==> flow/design.v <==
`timescale 1ns/100ps
module Partial_sum_adder (
    input clk,
    input rst_n,
    input [33:0] in_data,
    input in_valid,
    output reg in_ready,
    output reg [33:0] out_data,
    output reg out_valid
);
parameter adder_number     = 2'b00;
parameter adder3_num       = 2'b10;
parameter WIDTH            = 34;
parameter memb_p_WIDTH     = 8;
parameter threshold        = 16;
parameter PE1_addr         = 4'b0010;
parameter PE2_addr         = 4'b0110;
parameter PE3_addr         = 4'b1010;
parameter Adder_addr       = 4'b0110;
parameter Mem_addr         = 4'b0000;
parameter WR_addr          = 4'b0000;
parameter Out_to_Mem_zeros = 20'b0;
parameter MP_to_Mem_zeros  = 16'b0;
parameter count_number     = 2'b10;
parameter done_signal      = 4'b1111;
parameter mem_p_type       = 2'b10;
parameter output_spike_type= 2'b11;
reg [7:0] partial_PE1, partial_PE2, partial_PE3, membrane_potential;
reg output_spike;
reg [1:0] count;
reg first_time;
reg [1:0] receive_count;
reg [33:0] input_buffer [0:3];  
reg process_start;
integer i;
typedef enum reg [1:0] {
    IDLE,
    RECEIVE,
    PROCESS,
    SEND
} state_t;
state_t current_state, next_state;
always @(posedge clk or negedge rst_n) begin
    if (!rst_n) begin
        current_state <= IDLE;
    end else begin
        current_state <= next_state;
    end
end
always @(*) begin
    case (current_state)
        IDLE:     next_state = in_valid ? RECEIVE : IDLE;
        RECEIVE:  next_state = (receive_count == 2'd3) ? PROCESS : RECEIVE;
        PROCESS:  next_state = SEND;
        SEND:     next_state = IDLE;
        default:  next_state = IDLE;
    endcase
end
always @(posedge clk or negedge rst_n) begin
    if (!rst_n) begin
        receive_count     <= 0;
        process_start     <= 0;
        count             <= 0;
        first_time        <= 0;
        in_ready          <= 1;
        out_valid         <= 0;
        output_spike      <= 0;
        membrane_potential<= 0;
    end else begin
        case (current_state)
            IDLE: begin
                receive_count <= 0;
                in_ready <= 1;
                out_valid <= 0;
            end
            RECEIVE: begin
                if (in_valid && in_ready) begin
                    input_buffer[receive_count] <= in_data;
                    receive_count <= receive_count + 1;
                end
            end
            PROCESS: begin
                for (i = 0; i < 4; i = i + 1) begin
                    case (input_buffer[i][33:30])
                        PE1_addr: partial_PE1 = input_buffer[i][7:0];
                        PE2_addr: partial_PE2 = input_buffer[i][7:0];
                        PE3_addr: partial_PE3 = input_buffer[i][7:0];
                        WR_addr: begin
                            if (input_buffer[i][25:24] == mem_p_type)
                                membrane_potential = input_buffer[i][7:0];
                        end
                    endcase
                end
                if (first_time)
                    membrane_potential = membrane_potential + partial_PE1 + partial_PE2 + partial_PE3;
                else
                    membrane_potential = partial_PE1 + partial_PE2 + partial_PE3;
                if (membrane_potential >= threshold) begin
                    output_spike = 1;
                    membrane_potential = membrane_potential - threshold;
                end else begin
                    output_spike = 0;
                end
            end
            SEND: begin
                out_data = {Adder_addr, Mem_addr, mem_p_type, MP_to_Mem_zeros, membrane_potential};
                out_valid = 1;
                if (output_spike) begin
                    out_data = {Adder_addr, Mem_addr, output_spike_type, Out_to_Mem_zeros, {count, adder_number}};
                    out_valid = 1;
                end
                if (adder_number == adder3_num) begin
                    out_data = {Adder_addr, Mem_addr, output_spike_type, Out_to_Mem_zeros, done_signal};
                    out_valid = 1;
                end
                count <= count + 1;
                if (count > count_number) begin
                    count <= 0;
                    first_time <= 1;
                end
            end
        endcase
    end
end
endmodule
=== Step by step through the tools: Partial_sum_adder ===
What the tools print for Partial_sum_adder, step after step.
Lines are those of the file above, counted from 1.
Operators carry their Yosys type and port widths (W data, S select, Z words).
Library cell names are shortened.
Not given: --

* Top: Partial_sum_adder
* Clock input: clk
* Cell library: sky130hd
* Corner: tt_025C_1v80

=== After elaboration ===
Source: Yosys, flattened and elaborated. Widths are those after wreduce. Registers that Yosys merges into a memory's read port (data or address) are not register bits. Print and check cells do not count. Equal cells are merged and count once.

* Register bits: 211
* Output and inout port bits: 36
* Cells after elaboration: 110

* $add $sub $neg: 8
* Magnitude comparators: 2
* Equality and inequality tests: 23
* Multiplexer cells: 42
* Bitwise logic cells: 2
* Reductions and logical operators: 18

{| class="wikitable"
|+ Operators with widths
! cell !! number
|-
| $mux W8 || 31
|-
| $add A8 B8 Y8 || 5
|-
| $mux W34 || 1
|-
| $mux W25 || 1
|-
| $eq A2 B2 Y1 const B || 8
|-
| $eq A4 B2 Y1 const B || 4
|-
| $eq A4 B3 Y1 const B || 4
|-
| $eq A4 B4 Y1 const B || 4
|-
| $logic_not A4 Y1 || 4
|-
| $reduce_and A4 Y1 || 4
|-
| $reduce_and A2 Y1 || 4
|-
| $sub A8 B5 Y8 const B || 1
|-
| $ge A8 B5 Y1 const B || 1
|-
| $pmux W2 S4 || 1
|-
| $reduce_or A3 Y1 || 2
|-
| $mux W2 || 3
|-
| $add A2 B1 Y2 const B || 2
|-
| $eq A2 B1 Y1 const B || 2
|-
| $logic_not A2 Y1 || 2
|-
| $pmux W2 S2 || 1
|-
| $mux W1 || 3
|-
| $not A1 Y1 || 2
|-
| $gt A2 B2 Y1 const B || 1
|-
| $ne A2 B2 Y1 const B || 1
|-
| $reduce_bool A2 Y1 || 1
|-
| $reduce_or A2 Y1 || 1
|-
| $pmux W1 S2 || 1
|}

=== Depth ===
Depth = most cells in a row (Yosys ltp): at word level without a register or memory, in the mapped netlist without a sequential cell, where the memories' decode and read muxes count.

* Depth after elaboration: 18
* ABC_AREA: 0
* Depth in mapped cells: 23
* Mapped depth without buffers: 23

=== Mapped cells and area ===
The flow's flattened synthesis, as Yosys stat reports it; memories are mapped. The netlist is that of the ABC_AREA named above (0 if unset); the other value can give another one.

* Standard cells after synthesis: 584
* Cell area after synthesis: 6476.2 µm²
* Sequential area: 3149.3 µm²
* Mapped flip-flops: 108

{| class="wikitable"
|+ Cell types
! type !! number !! total area (µm²)
|-
| edfxtp_1 || 89 || 2.67E+03
|-
| dfrtp_1 || 18 || 450.432
|-
| mux2i_1 || 32 || 320.307
|-
| fa_1 || 15 || 300.288
|-
| ha_1 || 20 || 250.24
|-
| a211oi_1 || 30 || 225.216
|-
| a21oi_1 || 43 || 215.206
|-
| inv_1 || 56 || 210.202
|-
| buf_4 || 27 || 202.694
|-
| nor2_1 || 49 || 183.926
|-
| nand2_1 || 38 || 142.637
|-
| o21a_1 || 14 || 105.101
|-
| o21ai_0 || 20 || 100.096
|-
| xnor2_1 || 10 || 87.584
|-
| a21o_1 || 8 || 60.058
|-
| clkbuf_1 || 16 || 60.058
|-
| mux2_2 || 5 || 56.304
|-
| nor2b_1 || 8 || 50.048
|}

Not listed: further types 49, cells in them 86.

=== Path before layout ===
Path of least setup slack by OpenSTA after synthesis, without wires, with an ideal clock, recovery checks aside; 20% of the period is set as input and as output delay. Where synthesis merged equal registers, the netlist keeps one of their names.

* Path kind: register to register
* Start point: reg input_buffer[2][30]
* End point: reg membrane_potential[7]
* Period: 5.02 ns
* Library setup time: 0.074 ns
* Time at the first pin: 0.000 ns
* Arrival time: 4.851 ns
* Data required time: 4.946 ns
* Path slack: 0.095 ns
* Path delay: 4.925 ns
* Stages: 22
* Buffers on the path: 1
* Synthesis period reached: 4.925 ns

"path delay" = arrival - input delay + setup time.
"stages": output pins that drive a net of the path, with the launching flip-flop's if there is one; two outputs of one cell count as two.
"synthesis period reached" is the clock period less the worst setup slack; recovery checks do not enter. This is arithmetic on one report: input and output delays are still those of the set period (20% each).
The rows between start and end are the longest chain of elaborated cells between them; the timing report does not say that the signal goes this way. Where chains are equally long, one stands for them.
A line is the first line of the expression or statement that the cell stems from. Yosys adds cells for indexed reads and writes and turns some case tables into memories.
A register here has more assigning lines than the two given.

* Cell sequence: edfxtp_1 nand2b_1 nor3b_2 clkbuf_1 a21oi_1 o21ai_0 inv_1 fa_1 fa_1 inv_1 ha_1 fa_1 a211oi_1 nor2_1 o21ai_0 o21ai_0 ha_1 inv_1 a41oi_1 or2b_2 mux2_4 o21ai_2
* Cells in the longest elaborated chain: 13
* Elaborated cells between the ends (all ways): 28

{| class="wikitable"
|+ RTL lines, path after synthesis
! what !! RTL line !! source
|-
| start, declared || 33 || <nowiki>reg [33:0] input_buffer [0:3];</nowiki>
|-
| start, assigned || 78 || <nowiki>input_buffer[receive_count] <= in_data;</nowiki>
|-
| $logic_not A4 Y1 || 84 || <nowiki>case (input_buffer[i][33:30])</nowiki>
|-
| $mux W8 || 84 ||
|-
| $mux W8 || 89 || <nowiki>if (input_buffer[i][25:24] == mem_p_type)</nowiki>
|-
| $mux W8 || 84 ||
|-
| $mux W8 || 70 || <nowiki>case (current_state)</nowiki>
|-
| $add A8 B8 Y8 x3 || 95 || <nowiki>membrane_potential = membrane_potential + partial_PE1 + partial_PE2 + partial_PE3;</nowiki>
|-
| $mux W8 || 94 || <nowiki>if (first_time)</nowiki>
|-
| $mux W8 || 70 ||
|-
| $sub A8 B5 Y8 || 100 || <nowiki>membrane_potential = membrane_potential - threshold;</nowiki>
|-
| $mux W8 || 98 || <nowiki>if (membrane_potential >= threshold) begin</nowiki>
|-
| $mux W8 || 70 ||
|-
| end, assigned || 90 || <nowiki>membrane_potential = input_buffer[i][7:0];</nowiki>
|-
| end, assigned || 95 ||
|-
| end, declared || 28 || <nowiki>reg [7:0] partial_PE1, partial_PE2, partial_PE3, membrane_potential;</nowiki>
|}

=== Worst path after layout ===
Path of least setup slack in the final report of flow run A (OpenROAD, finished layout, wires in). Where an end is a register, its clock arrival counts in the times.

* Path kind: register to register
* Start point: reg input_buffer[2][30]
* End point: reg membrane_potential[7]
* Period: 8.34 ns
* Library setup time: 0.07 ns
* Time at the first pin: 0.36 ns
* Arrival time: 6.54 ns
* Data required time: 8.63 ns
* Path slack: 2.10 ns
* Stages: 22
* Buffers on the path: 1

The rows between start and end are the longest chain of elaborated cells between them; the timing report does not say that the signal goes this way. Where chains are equally long, one stands for them.
A register here has more assigning lines than the two given.

* Cell sequence: edfxtp_1 nand2b_1 nor3_2 clkbuf_1 a211oi_1 a21oi_1 o21a_1 fa_1 fa_1 inv_1 ha_1 fa_1 a211oi_1 nor2_1 o21ai_0 o21ai_0 ha_1 inv_1 a41oi_1 or2b_2 mux2_4 o21ai_2
* Cells in the longest elaborated chain: 13
* Elaborated cells between the ends (all ways): 28

{| class="wikitable"
|+ RTL lines, path post-layout
! what !! RTL line !! source
|-
| start, declared || 33 || <nowiki>reg [33:0] input_buffer [0:3];</nowiki>
|-
| start, assigned || 78 || <nowiki>input_buffer[receive_count] <= in_data;</nowiki>
|-
| $logic_not A4 Y1 || 84 || <nowiki>case (input_buffer[i][33:30])</nowiki>
|-
| $mux W8 || 84 ||
|-
| $mux W8 || 89 || <nowiki>if (input_buffer[i][25:24] == mem_p_type)</nowiki>
|-
| $mux W8 || 84 ||
|-
| $mux W8 || 70 || <nowiki>case (current_state)</nowiki>
|-
| $add A8 B8 Y8 x3 || 95 || <nowiki>membrane_potential = membrane_potential + partial_PE1 + partial_PE2 + partial_PE3;</nowiki>
|-
| $mux W8 || 94 || <nowiki>if (first_time)</nowiki>
|-
| $mux W8 || 70 ||
|-
| $sub A8 B5 Y8 || 100 || <nowiki>membrane_potential = membrane_potential - threshold;</nowiki>
|-
| $mux W8 || 98 || <nowiki>if (membrane_potential >= threshold) begin</nowiki>
|-
| $mux W8 || 70 ||
|-
| end, assigned || 90 || <nowiki>membrane_potential = input_buffer[i][7:0];</nowiki>
|-
| end, assigned || 95 ||
|-
| end, declared || 28 || <nowiki>reg [7:0] partial_PE1, partial_PE2, partial_PE3, membrane_potential;</nowiki>
|}

Add stored flow runs of Partial_sum_adder

Partial_sum_adder through Yosys and OpenROAD on sky130hd: 2 stored runs, unordered, with their settings and measured results. The constraints put input and output delay at 20% of the set period each and load the outputs with 0.01 pF.
"achieved clock period" means the clock period less the worst setup slack. The figure is calculated, with input and output delays left at 20% of the set period.
"worst setup path time" means the part of the period allowed to the worst setup path (the constraints hold back 20% at inputs and 20% at outputs) less its slack; where the path has registers, the arrival times of their clocks count too.
"power" rests on the timing tool's default activity at the inputs, not on a simulated workload.

Flow run A
==> flow/run.sh <==
#!/bin/bash
# the make line also repeats the synthesis and layout settings of config.mk as NAME=value (left out here)
make -C /OpenROAD-flow-scripts/flow DESIGN_CONFIG=/design/flow/config.mk WORK_HOME=/design/flow/orfs CLKGATE_MAP_FILE= finish
==> flow/config.mk <==
export PLATFORM = sky130hd
export DESIGN_NAME = Partial_sum_adder
export DESIGN_NICKNAME = Partial_sum_adder
export VERILOG_FILES = /design/flow/design.v
export SDC_FILE = /design/flow/constraint.sdc
export NUM_CORES = 4
export LEC_CHECK = 0
export CAP_MARGIN = 20
export CELL_PAD_IN_SITES_DETAIL_PLACEMENT = 2
export CELL_PAD_IN_SITES_GLOBAL_PLACEMENT = 3
export CORE_MARGIN = 2
export CORE_UTILIZATION = 42
export GPL_TIMING_DRIVEN = 0
export MAX_ROUTING_LAYER = met4
export PLACE_DENSITY_LB_ADDON = 0.23
export SETUP_SLACK_MARGIN = 1.74
export SLEW_MARGIN = 5
==> flow/constraint.sdc <==
create_clock -name core_clock -period 8.34 [get_ports {clk}]
set_input_delay 1.6680 -clock core_clock [delete_from_list [all_inputs] [get_ports {clk}]]
set_output_delay 1.6680 -clock core_clock [all_outputs]
set_load 0.01 [all_outputs]

==> results of flow run A <==
chip area after synthesis (Yosys): 6476.2 µm²
die area: 16428.8 µm²
standard-cell area of the final layout: 7397.1 µm²
utilization: 48.8 %
worst setup slack after layout: 2.095 ns
total negative slack: 0.000 ns
worst hold slack: 0.449 ns
power: 2.600 mW
achieved clock period: 6.245 ns
worst setup path time: 6.24 ns
worst setup path kind: register to register

Flow run B
==> flow/run.sh <==
#!/bin/bash
# the make line also repeats the synthesis and layout settings of config.mk as NAME=value (left out here)
make -C /OpenROAD-flow-scripts/flow DESIGN_CONFIG=/design/flow/config.mk WORK_HOME=/design/flow/orfs CLKGATE_MAP_FILE= finish
==> flow/config.mk <==
export PLATFORM = sky130hd
export DESIGN_NAME = Partial_sum_adder
export DESIGN_NICKNAME = Partial_sum_adder
export VERILOG_FILES = /design/flow/design.v
export SDC_FILE = /design/flow/constraint.sdc
export NUM_CORES = 4
export LEC_CHECK = 0
export ABC_AREA = 1
export CAP_MARGIN = 20
export CELL_PAD_IN_SITES_DETAIL_PLACEMENT = 0
export CORE_ASPECT_RATIO = 0.82
export CORE_MARGIN = 2
export CORE_UTILIZATION = 23
export CTS_CLUSTER_DIAMETER = 345
export MIN_ROUTING_LAYER = met2
export PLACE_DENSITY = 0.66
export SETUP_SLACK_MARGIN = 0.68
export SLEW_MARGIN = 20
export TNS_END_PERCENT = 55
==> flow/constraint.sdc <==
create_clock -name core_clock -period 3.47 [get_ports {clk}]
set_input_delay 0.6940 -clock core_clock [delete_from_list [all_inputs] [get_ports {clk}]]
set_output_delay 0.6940 -clock core_clock [all_outputs]
set_load 0.01 [all_outputs]

==> results of flow run B <==
chip area after synthesis (Yosys): 6636.4 µm²
die area: 30235.9 µm²
standard-cell area of the final layout: 8535.7 µm²
utilization: 29.9 %
worst setup slack after layout: -1.385 ns
total negative slack: -7.760 ns
worst hold slack: 0.436 ns
power: 7.044 mW
achieved clock period: 4.855 ns
worst setup path time: 4.86 ns
worst setup path kind: register to register
