==> flow/design.v <==
`timescale 1ns/1ps
module data_generator (
    input  wire        clk,
    input  wire        rst,
    output reg  [33:0] r_data,
    output reg         r_valid,
    input  wire        r_ready
);
    parameter WIDTH = 34;
    parameter FL = 2;
    parameter MAX = 50;
    reg [3:0] state = 0;
    reg [33:0] SendValue;
    reg [15:0] zeros = 16'b0000_0000_0000_0000;
    initial begin
        r_data = 0;
        r_valid = 0;
    end
    always @(posedge clk or posedge rst) begin
        if (rst) begin
            state <= 0;
            r_valid <= 0;
        end else begin
            case (state)
                0: begin
                    SendValue = {8'b1000_0100, 2'b10, {16{1'b0}}, 8'b0001_0011};  
                    r_valid <= 1;
                    r_data <= SendValue;
                    state <= 1;
                end
                1: if (r_ready) begin
                    SendValue = {8'b1001_0100, 2'b10, {16{1'b0}}, 8'b0000_1100};  
                    r_data <= SendValue;
                    state <= 2;
                end
                2: if (r_ready) begin
                    SendValue = {8'b1010_0100, 2'b10, {16{1'b0}}, 8'b0010_0111};  
                    r_data <= SendValue;
                    state <= 3;
                end
                3: if (r_ready) begin
                    SendValue = {8'b1000_0100, 2'b10, {16{1'b0}}, 8'b0001_0011};  
                    r_data <= SendValue;
                    state <= 4;
                end
                4: if (r_ready) begin
                    SendValue = {8'b1001_0100, 2'b10, {16{1'b0}}, 8'b0001_0011};  
                    r_data <= SendValue;
                    state <= 5;
                end
                5: if (r_ready) begin
                    SendValue = {8'b1010_0100, 2'b10, {16{1'b0}}, 8'b0000_1001};  
                    r_data <= SendValue;
                    state <= 6;
                end
                6: if (r_ready) begin
                    SendValue = {8'b1000_0100, 2'b10, {16{1'b0}}, 8'b0001_1011};  
                    r_data <= SendValue;
                    state <= 7;
                end
                7: if (r_ready) begin
                    SendValue = {8'b1001_0100, 2'b10, {16{1'b0}}, 8'b0000_1000};  
                    r_data <= SendValue;
                    state <= 8;
                end
                8: if (r_ready) begin
                    SendValue = {8'b1010_0100, 2'b10, {16{1'b0}}, 8'b0000_0000};  
                    r_data <= SendValue;
                    state <= 9;
                end
                9: if (r_ready) begin
                    r_valid <= 0;  
                    state <= 10;
                end
                default: begin
                    r_valid <= 0;
                end
            endcase
        end
    end
endmodule
Step by step through the tools: data_generator --
Tool output for the design above, in the order of the flow. Line numbers count from 1 in the design file above. Operators carry their Yosys type and port widths (W data, S select, Z words). Cell names lack the library's common part. A cell with -- has no value.
Design: design top data_generator, clock clk, library sky130hd, timing corner tt_025C_1v80

Elaborated design --
Source: Yosys, flattened and elaborated, memories not mapped. Widths are those after wreduce. Registers that Yosys merges into a memory's read port (data or address) are not register bits. Print and check cells do not count. Equal cells are merged and count once.
Storage and ports: flip-flop bits (word level) 39, bits in latches 0, memory bits (writable) 0, bits in read-only memories 0, clocked read ports x word width 0, memories 0, cells after elaboration 51
Cells by class: add/subtract/negate cells 0, multipliers 0, divide/modulo/power cells 0, order comparisons 0, equality and inequality tests 18, shifts and indexed selects 0, muxes and demuxes 21, bitwise gates (word level) 2, reduce/logical cells 7
Operators by type and width (number):
- $pmux W34 S9 | 1
- $mux W34 | 8
- $pmux W4 S10 | 1
- $mux W4 | 9
- $reduce_and A10 Y1 | 2
- $ne A2 B2 Y1 const B | 9
- $eq A4 B3 Y1 const B | 4
- $reduce_bool A10 Y1 | 1
- $reduce_bool A9 Y1 | 1
- $eq A4 B2 Y1 const B | 2
- $eq A4 B4 Y1 const B | 2
- $reduce_or A8 Y1 | 1
- $eq A4 B1 Y1 const B | 1
- $logic_not A4 Y1 | 1
- $pmux W1 S3 | 1
- $not A1 Y1 | 2
- $reduce_and A2 Y1 | 1
- $mux W1 | 1

Longest topological paths --
Depth = most cells in a row (Yosys ltp): at word level without a register or memory, in the mapped netlist without a sequential cell, where the memories' decode and read muxes count.
Logic depth: depth after elaboration 4, ABC_AREA 0, mapped depth 4

After synthesis --
The flow's flattened synthesis, as Yosys stat reports it; memories are mapped. The netlist is that of the ABC_AREA named above (0 if unset); the other value can give another one. Totals and module areas in this step are rounded.
Cells by type (number):
- edfxtp_1 | 9
- buf_4 | 28
- dfrtp_1 | 5
- xnor2_1 | 3
- nor2b_1 | 4
- nand2b_1 | 3
- o32ai_2 | 1
- a21oi_1 | 3
- nor4b_2 | 1
- nand2b_4 | 1
- a31oi_1 | 2
- buf_6 | 1
- nor2_1 | 3
- a41o_1 | 1
- mux2i_1 | 1
- nand3_1 | 2
- nor3_1 | 2
- nor3_2 | 1
Other cell types: 9; their cells: 11.
Mapped netlist: mapped cells 82, chip area (Yosys) 882.1 um^2, mapped flip-flops 14

Worst setup path after synthesis --
Source: OpenSTA report_checks on the synthesized netlist (no wires, ideal clock, input and output delay 20% of the period each), path of least setup slack; recovery checks are left aside. Register names are those of the netlist, which keeps one name where synthesis merged equal registers.
Timing path after synthesis: path type register to register, start register state[1], end register r_data[0], period 2.12 ns, setup time 0.374 ns, launch time at the first pin 0.000 ns, arrival time 1.203 ns, setup slack 0.543 ns, delay of the path 1.577 ns, driving pins on the path 5, path buffers 1, period reached after synthesis 1.577 ns
"delay of the path" is the arrival time less input delay plus setup time. "driving pins on the path" counts driving pins, that of a launching flip-flop among them; a cell with two outputs on the path counts twice. "period reached after synthesis" = period - worst setup slack (recovery checks aside). The figure is calculated, with input and output delays left at 20% of the set period. Between the ends stands the longest chain of elaborated cells between them, by number of cells; it is not shown to be the way that was timed. Of several equally long chains one is given. Each line given opens the expression or statement behind the cell; cells for indexed reads and writes are added by Yosys, which also makes memories of some case tables. At most two assigning lines are given for a register; there are more. Only ways into the end's enable, where the timed path ends, are counted here.
Between the ends, after synthesis: cells stage by stage dfrtp_1 > buf_4 > nor3_1 > a21oi_1 > nor2_1, length of the longest elaborated chain 3, elaborated cells on any way between the ends 19, source lines of those cells 1, those cells by class 16 x eq/ne; 3 x reduce/logical
RTL lines, path after synthesis:
- start: declaration | RTL line 12 | reg [3:0] state = 0;
- start: assignment | RTL line 21 | state <= 0;
- start: assignment | RTL line 29 | state <= 1;
- $eq A4 B4 Y1 | RTL line 24 | case (state)
- $reduce_bool A9 Y1
- $reduce_and A10 Y1
- end: assignment | RTL line 28 | r_data <= SendValue;
- end: assignment | RTL line 33 | r_data <= SendValue;
- end: declaration | RTL line 5 | output reg  [33:0] r_data,

Path in the finished layout --
From the final timing report of stored run 1: the path of least setup slack in the routed layout; clock arrival at registers is part of the times.
Timing path post-layout: path type register to output, start register r_valid, end output r_valid, period 2.41 ns, launch time at the first pin 0.28 ns, arrival time 1.20 ns, setup slack 0.72 ns, driving pins on the path 2, path buffers 1
At most two assigning lines are given for a register; there are more.
Between the ends, post-layout: cells stage by stage dfrtp_1 > clkdlybuf4s50_1, length of the longest elaborated chain 0, elaborated cells on any way between the ends 0, source lines of those cells 0
RTL lines, path post-layout:
- start: declaration | RTL line 6 | output reg         r_valid,
- start: assignment | RTL line 22 | r_valid <= 0;
- start: assignment | RTL line 27 | r_valid <= 1;
- end: declaration | RTL line 6

Flow measurements of data_generator on sky130hd: 2 stored runs with different settings, listed in no order. Input and output delays are each 20% of the period that was set; the output load is 0.01 pF.
"clock period reached" = clock period - worst setup slack. The figure is calculated, with input and output delays left at 20% of the set period.
By "allowed time less slack (worst setup path)" is meant the share of the clock period that the worst setup path is allowed (20% is reserved at inputs, 20% at outputs), minus its slack. Clock arrival times at its registers enter into it.
"total design power": no workload was simulated; the value follows from the tool's default switching activity.
Results are given in rounded form.

[stored run 1] flow files
==> flow/run.sh <==
#!/bin/bash
# the make line also repeats the synthesis and layout settings of config.mk as NAME=value (left out here)
make -C /OpenROAD-flow-scripts/flow DESIGN_CONFIG=/design/flow/config.mk WORK_HOME=/design/flow/orfs CLKGATE_MAP_FILE= finish
==> flow/config.mk <==
export PLATFORM = sky130hd
export DESIGN_NAME = data_generator
export DESIGN_NICKNAME = data_generator
export VERILOG_FILES = /design/flow/design.v
export SDC_FILE = /design/flow/constraint.sdc
export NUM_CORES = 4
export LEC_CHECK = 0
export CAP_MARGIN = 20
export CELL_PAD_IN_SITES_DETAIL_PLACEMENT = 1
export CELL_PAD_IN_SITES_GLOBAL_PLACEMENT = 3
export CORE_MARGIN = 4
export CORE_UTILIZATION = 34
export HOLD_SLACK_MARGIN = 0.19
export MAX_ROUTING_LAYER = met4
export PLACE_DENSITY = 0.72
export SLEW_MARGIN = 20
==> flow/constraint.sdc <==
create_clock -name core_clock -period 2.41 [get_ports {clk}]
set_input_delay 0.4820 -clock core_clock [delete_from_list [all_inputs] [get_ports {clk}]]
set_output_delay 0.4820 -clock core_clock [all_outputs]
set_load 0.01 [all_outputs]

[stored run 1] result: chip area in the Yosys report 882.1 um^2; die outline area 3473 um^2; standard-cell area after routing 954.7 um^2; utilization 0.385; worst slack on setup checks 0.725 ns; total negative slack on setup checks 0.000 ns; total design power 651.5 uW; clock period reached 1.685 ns; allowed time less slack (worst setup path) 1.20 ns; critical path kind register to output

[stored run 2] flow files
==> flow/run.sh <==
#!/bin/bash
# the make line also repeats the synthesis and layout settings of config.mk as NAME=value (left out here)
make -C /OpenROAD-flow-scripts/flow DESIGN_CONFIG=/design/flow/config.mk WORK_HOME=/design/flow/orfs CLKGATE_MAP_FILE= finish
==> flow/config.mk <==
export PLATFORM = sky130hd
export DESIGN_NAME = data_generator
export DESIGN_NICKNAME = data_generator
export VERILOG_FILES = /design/flow/design.v
export SDC_FILE = /design/flow/constraint.sdc
export NUM_CORES = 4
export LEC_CHECK = 0
export ABC_AREA = 1
export CAP_MARGIN = 15
export CELL_PAD_IN_SITES_GLOBAL_PLACEMENT = 1
export CORE_ASPECT_RATIO = 0.91
export CORE_MARGIN = 4
export CORE_UTILIZATION = 26
export GPL_ROUTABILITY_DRIVEN = 0
export HOLD_SLACK_MARGIN = -0.06
export MAX_ROUTING_LAYER = met5
export MIN_ROUTING_LAYER = met2
export PLACE_DENSITY_LB_ADDON = 0.05
export SLEW_MARGIN = 20
==> flow/constraint.sdc <==
create_clock -name core_clock -period 0.972 [get_ports {clk}]
set_input_delay 0.1944 -clock core_clock [delete_from_list [all_inputs] [get_ports {clk}]]
set_output_delay 0.1944 -clock core_clock [all_outputs]
set_load 0.01 [all_outputs]

[stored run 2] result: chip area in the Yosys report 859.6 um^2; die outline area 4291 um^2; standard-cell area after routing 1308 um^2; utilization 0.423; worst slack on setup checks -0.412 ns; total negative slack on setup checks -7.857 ns; total design power 3910 uW; clock period reached 1.384 ns; allowed time less slack (worst setup path) 1.38 ns; critical path kind register to register
