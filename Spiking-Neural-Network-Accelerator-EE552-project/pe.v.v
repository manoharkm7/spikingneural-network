==> flow/design.v <==
module pe_combined(
    input clk,
    input rst,
    input [33:0] packet_in,
    output reg [33:0] packet_out
);
parameter WIDTH = 34;
parameter WIDTH_filter = 24;
parameter WIDTH_ifmap = 5;
parameter WIDTH_addr = 4;
parameter WIDTH_unit = 8;
parameter range = 2;
parameter input_type = 2'b00;
parameter kernel_type = 2'b01;
parameter mem_type = 2'b10;
parameter FL = 2;
parameter BL = 1;
parameter PE1_addr = 4'b0010;
parameter PE2_addr = 4'b0110;
parameter PE3_addr = 4'b1010;
parameter adder1_addr = 4'b0001;
parameter adder2_addr = 4'b0101;
parameter adder3_addr = 4'b1001;
reg [WIDTH-1:0] value;
reg [WIDTH_filter-1:0] filter_value;
reg [WIDTH_ifmap-1:0] ifmap_value, ifmap_value_old;
reg [WIDTH_unit-1:0] filter_unit;
reg ifmap_bit;
reg [WIDTH_addr-1:0] addr_value;
reg [7:0] mul_out, adder_sum, acc_value, split_input, final_result;
reg [1:0] flag;  
reg [1:0] count;  
reg [33:0] packet_value;
reg [3:0] i = 0;
reg [3:0] j = 0;
reg [3:0] state;
localparam IDLE=0, RECEIVE=1, PROCESS_IFMAP=2, PROCESS_FILTER=3,
           MULTIPLY=4, ADD=5, SPLIT=6, ACCUMULATE=7, PACKETIZE=8;
always @(posedge clk or posedge rst) begin
    if (rst) begin
        state <= IDLE;
        packet_out <= 0;
        flag <= 0;
        acc_value <= 0;
    end else begin
        case(state)
            IDLE: begin
                state <= RECEIVE;
            end
            RECEIVE: begin
                value <= packet_in;
                addr_value <= packet_in[WIDTH-5:WIDTH-8];
                if (packet_in[WIDTH-9:WIDTH-10] == input_type) begin
                    ifmap_value <= packet_in[WIDTH-30:0];
                    state <= PROCESS_IFMAP;
                end else if (packet_in[WIDTH-9:WIDTH-10] == kernel_type) begin
                    filter_value <= packet_in[WIDTH-11:0];
                    state <= PROCESS_FILTER;
                end
            end
            PROCESS_IFMAP: begin
                flag <= flag + 1;
                if (flag >= 2) begin
                    ifmap_value_old <= ifmap_value;
                end
                i <= 0;
                j <= 0;
                state <= MULTIPLY;
            end
            PROCESS_FILTER: begin
                case(i)
                    0: filter_unit <= filter_value[7:0];
                    1: filter_unit <= filter_value[15:8];
                    2: filter_unit <= filter_value[23:16];
                endcase
                state <= MULTIPLY;
            end
            MULTIPLY: begin
                ifmap_bit <= ifmap_value[i];
                mul_out <= filter_unit * ifmap_bit;
                state <= ADD;
            end
            ADD: begin
                adder_sum <= mul_out + acc_value;
                state <= SPLIT;
            end
            SPLIT: begin
                if (j == range) begin
                    final_result <= adder_sum;
                    acc_value <= 0;
                    state <= PACKETIZE;
                end else begin
                    acc_value <= adder_sum;
                    i <= i + 1;
                    if (i == range) begin
                        i <= 0;
                        j <= j + 1;
                    end
                    state <= MULTIPLY;
                end
            end
            PACKETIZE: begin
                case(j)
                    0: packet_value = {addr_value, adder1_addr, mem_type, 16'b0, final_result};
                    1: packet_value = {addr_value, adder2_addr, mem_type, 16'b0, final_result};
                    2: packet_value = {addr_value, adder3_addr, mem_type, 16'b0, final_result};
                endcase
                packet_out <= packet_value;
                if (addr_value == PE2_addr)
                    packet_out <= {addr_value, PE1_addr, input_type, 18'b0, ifmap_value_old};
                else if (addr_value == PE3_addr)
                    packet_out <= {addr_value, PE2_addr, input_type, 18'b0, ifmap_value_old};
                state <= IDLE;
            end
            default: state <= IDLE;
        endcase
    end
end
endmodule
---- Step by step through the tools: pe_combined ----
What the tools print for pe_combined, step after step.
Line numbers count from 1 in the design file above.
Operators carry their Yosys type and port widths (W data, S select, Z words).
Cell names lack the library's common part.
The mark -- stands for no value.
inputs
  design top .............................. pe_combined
  clock input ............................. clk
  cell library ............................ sky130hd
  corner .................................. tt_025C_1v80

---- Word level ----
Source: Yosys, flattened and elaborated, memories not mapped. Widths are those after wreduce. Registers that Yosys merges into a memory's read port (data or address) are not register bits. Print and check cells do not count. Equal cells are merged and count once.
operators by class
  order comparisons ....................... 1
  bitwise logic cells ..................... 2
  shift operators ......................... 1
  reduce/logical cells .................... 18
  divide/modulo/power cells ............... 0
  multiplexer cells ....................... 15
  $mul .................................... 1
  $add $sub $neg .......................... 4
  equality and inequality tests ........... 17
operator list
  operator               number
  $pmux W34 S3           1
  $mux W34               2
  $mux W4                7
  $pmux W8 S3            1
  $pmux W4 S6            1
  $eq A4 B2 Y1 const B   4
  $eq A4 B3 Y1 const B   4
  $pmux W4 S2            2
  $reduce_and A3 Y1      5
  $eq A4 B1 Y1 const B   3
  $logic_not A4 Y1       3
  $reduce_and A2 Y1      4
  $add A4 B1 Y4 const B  2
  $eq A4 B4 Y1 const B   2
  $reduce_and A4 Y1      2
  $mul A8 B1 Y8          1
  $add A8 B8 Y8          1
  $mux W8                1
  $shiftx A5 B4 Y1       1
  $ne A2 B2 Y1 const B   2
  $ne A3 B3 Y1 const B   1
  $reduce_bool A3 Y1     1
  $not A1 Y1             2
  $add A2 B1 Y2 const B  1
  $eq A2 B1 Y1 const B   1
  $ge A2 B2 Y1 const B   1
  $logic_not A2 Y1       1
  $reduce_bool A2 Y1     1
  $reduce_or A2 Y1       1
word-level totals
  memory bits (read-only) ................. 0
  input port bits ......................... 36
  latch bits .............................. 0
  clocked read ports x word width ......... 0
  memories kept ........................... 0
  memory bits (writable) .................. 0
  flip-flop bits (word level) ............. 161

---- Logic depth ----
Longest topological path by Yosys (ltp), each cell counted once; first at word level (registers and memories cut), then after technology mapping (sequential cells cut; the memories' decode and read muxes count).
logic depth
  word-level depth ........................ 4
  ABC_AREA ................................ 0
  gate-level depth with buffers ........... 7
  depth with buffers taken out ............ 7

---- After synthesis ----
Yosys stat after the flow's synthesis: flattened, memories mapped to cells. It holds for the ABC_AREA given above (unset counts as 0); a run with the other value may have another netlist.
The area totals of this step are shown rounded.
synthesis totals
  flip-flop cells ......................... 165
  cells in the netlist .................... 406
  cell area after synthesis ............... 6480 um^2
  sequential part of the area ............. 4700 um^2
cell types
  cell      number  total area (um^2)
  edfxtp_1  113     3.39E+03
  dfrtp_1   51      1.28E+03
  a22o_1    40      350.336
  ha_1      16      200.192
  and2_1    29      181.424
  mux2_2    11      123.869
  a21o_1    12      90.086
  nor2b_1   10      62.56
  inv_1     15      56.304
  nor2_1    14      52.55
  a221o_1   5       50.048
  a21oi_1   9       45.043
  xnor2_1   5       43.792
  xor2_1    5       43.792
  clkbuf_1  10      37.536
  nand2b_1  6       37.536
  o21ai_0   7       35.034
  dfstp_2   1       26.275
Not listed: further types 27, cells in them 47.

---- Path before layout ----
OpenSTA on the mapped netlist: ideal clock, no wires. The path of least setup slack (recovery checks aside). Input and output delay are each 20% of the period. Register names are those of the netlist, which keeps one name where synthesis merged equal registers.
timing after synthesis
  path kind ............................... reg2reg
  from .................................... register state
  to ...................................... register packet_value[0]
  launch time at the first pin ............ 0.000 ns
  path slack .............................. -0.117 ns
  period .................................. 2.58 ns
  arrival time ............................ 2.272 ns
  path buffers ............................ 2
  delay of the path ....................... 2.697 ns
  required time ........................... 2.155 ns
  stages on the path ...................... 5
  period reached after synthesis .......... 2.697 ns
"delay of the path" is the arrival time less input delay plus setup time.
"stages on the path": output pins that drive a net of the path, with the launching flip-flop's if there is one; two outputs of one cell count as two.
"period reached after synthesis" = period - worst setup slack (recovery checks aside). The figure is calculated, with input and output delays left at 20% of the set period.
An end named without its bit number is one bit of that signal or, where synthesis recoded a state register, one of its new flip-flops.
A register here has more assigning lines than the two given.
on the way, after synthesis
  path through ............................ dfrtp_1 -> inv_1 -> clkbuf_1 -> clkbuf_1 -> nor2_1
ends and longest elaborated chain, after synthesis
  item                RTL line  text
  start: declaration  36        reg [3:0] state;
  start: assignment   41        state <= IDLE;
  start: assignment   48        state <= RECEIVE;
  end: assignment     104       0: packet_value = {addr_value, adder1_addr, mem_type, 16'b0, final_result};
  end: assignment     105       1: packet_value = {addr_value, adder2_addr, mem_type, 16'b0, final_result};
  end: declaration    33        reg [33:0] packet_value;
Chain of elaborated cells between the ends: none given.

---- Path in the finished layout ----
Path of least setup slack in the final report of flow run A (OpenROAD, finished layout, wires in). Where an end is a register, its clock arrival counts in the times.
timing after layout
  path kind ............................... reg2reg
  from .................................... register i[0]
  to ...................................... register j[3]
  path buffers ............................ 1
  stages on the path ...................... 7
  period .................................. 3.55 ns
  launch time at the first pin ............ 0.53 ns
  path slack .............................. 1.13 ns
  required time ........................... 3.73 ns
  arrival time ............................ 2.60 ns
The rows between start and end are the longest chain of elaborated cells between them; the timing report does not say that the signal goes this way. Where chains are equally long, one stands for them.
A line is the first line of the expression or statement that the cell stems from. Yosys adds cells for indexed reads and writes and turns some case tables into memories.
A register here has more assigning lines than the two given.
The path ends at the enable pin of a flip-flop; only ways to that pin are counted.
on the way, after layout
  path through ............................ edfxtp_1 -> inv_1 -> ha_1 -> and2_1 -> clkbuf_1 -> nand3_1 -> a21oi_1
  cells in the longest elaborated chain ... 3
  elaborated cells on any way between the ends .. 3
  classes of those cells .................. eq/ne: 2; reduce/logical: 1
ends and longest elaborated chain, after layout
  item                RTL line  text
  start: declaration  34        reg [3:0] i = 0;
  start: assignment   66        i <= 0;
  start: assignment   94        i <= i + 1;
  $eq A4 B2 Y1        95        if (i == range) begin
  $ne A2 B2 Y1        --
  $reduce_and A4 Y1   --
  end: assignment     67        j <= 0;
  end: assignment     97        j <= j + 1;
  end: declaration    35        reg [3:0] j = 0;

Record of 2 stored runs of the RTL-to-layout flow on pe_combined, platform sky130hd. The runs are unordered. Constraints: input delay and output delay 20% of the set period each, output load 0.01 pF.
"clock period achieved" = clock period - worst setup slack. The figure is calculated, with input and output delays left at 20% of the set period.
"time of the worst setup path": the worst setup path's part of the clock period (all of it between registers, 20% less for each end at a port) less its slack. A launch clock that arrives late makes it longer, a capture clock that arrives late makes it shorter.
"power consumption" is the tool's figure for a default switching activity; nothing was simulated.
Values from the reports are rounded here.

======== flow run A ========
==> flow/run.sh <==
#!/bin/bash
# the make line also repeats the synthesis and layout settings of config.mk as NAME=value (left out here)
make -C /OpenROAD-flow-scripts/flow DESIGN_CONFIG=/design/flow/config.mk WORK_HOME=/design/flow/orfs CLKGATE_MAP_FILE= finish
==> flow/config.mk <==
export PLATFORM = sky130hd
export DESIGN_NAME = pe_combined
export DESIGN_NICKNAME = pe_combined
export VERILOG_FILES = /design/flow/design.v
export SDC_FILE = /design/flow/constraint.sdc
export NUM_CORES = 4
export LEC_CHECK = 0
export CAP_MARGIN = 20
export CELL_PAD_IN_SITES_DETAIL_PLACEMENT = 0
export CORE_MARGIN = 7
export CORE_UTILIZATION = 68
export CTS_CLUSTER_SIZE = 80
export GPL_TIMING_DRIVEN = 0
export PLACE_DENSITY_LB_ADDON = 0.03
export SETUP_SLACK_MARGIN = 0.46
export SLEW_MARGIN = 20
export TNS_END_PERCENT = 95
==> flow/constraint.sdc <==
create_clock -name core_clock -period 3.55 [get_ports {clk}]
set_input_delay 0.7100 -clock core_clock [delete_from_list [all_inputs] [get_ports {clk}]]
set_output_delay 0.7100 -clock core_clock [all_outputs]
set_load 0.01 [all_outputs]

-------- measured, flow run A --------
  worst slack on setup checks ............. 1.13 ns
  die footprint ........................... 12500 um^2
  power consumption ....................... 0.0038 W
  final design utilization ................ 0.853
  standard-cell area after layout ......... 7880 um^2
  cell area after synthesis ............... 6480 um^2
  time of the worst setup path ............ 2.42 ns
  kind of the worst setup path ............ reg2reg
  final worst hold slack .................. 0.392 ns
  sum of negative setup slack ............. 0.000 ns
  clock period achieved ................... 2.419 ns

======== flow run B ========
==> flow/run.sh <==
#!/bin/bash
# the make line also repeats the synthesis and layout settings of config.mk as NAME=value (left out here)
make -C /OpenROAD-flow-scripts/flow DESIGN_CONFIG=/design/flow/config.mk WORK_HOME=/design/flow/orfs CLKGATE_MAP_FILE= finish
==> flow/config.mk <==
export PLATFORM = sky130hd
export DESIGN_NAME = pe_combined
export DESIGN_NICKNAME = pe_combined
export VERILOG_FILES = /design/flow/design.v
export SDC_FILE = /design/flow/constraint.sdc
export NUM_CORES = 4
export LEC_CHECK = 0
export CAP_MARGIN = 20
export CORE_MARGIN = 2
export CORE_UTILIZATION = 59
export SLEW_MARGIN = 20
==> flow/constraint.sdc <==
create_clock -name core_clock -period 3.12 [get_ports {clk}]
set_input_delay 0.6240 -clock core_clock [delete_from_list [all_inputs] [get_ports {clk}]]
set_output_delay 0.6240 -clock core_clock [all_outputs]
set_load 0.01 [all_outputs]

-------- measured, flow run B --------
  worst slack on setup checks ............. 0.698 ns
  die footprint ........................... 11800 um^2
  power consumption ....................... 0.00435 W
  final design utilization ................ 0.737
  standard-cell area after layout ......... 7950 um^2
  cell area after synthesis ............... 6480 um^2
  time of the worst setup path ............ 2.42 ns
  kind of the worst setup path ............ reg2reg
  final worst hold slack .................. 0.365 ns
  sum of negative setup slack ............. 0.000 ns
  clock period achieved ................... 2.422 ns
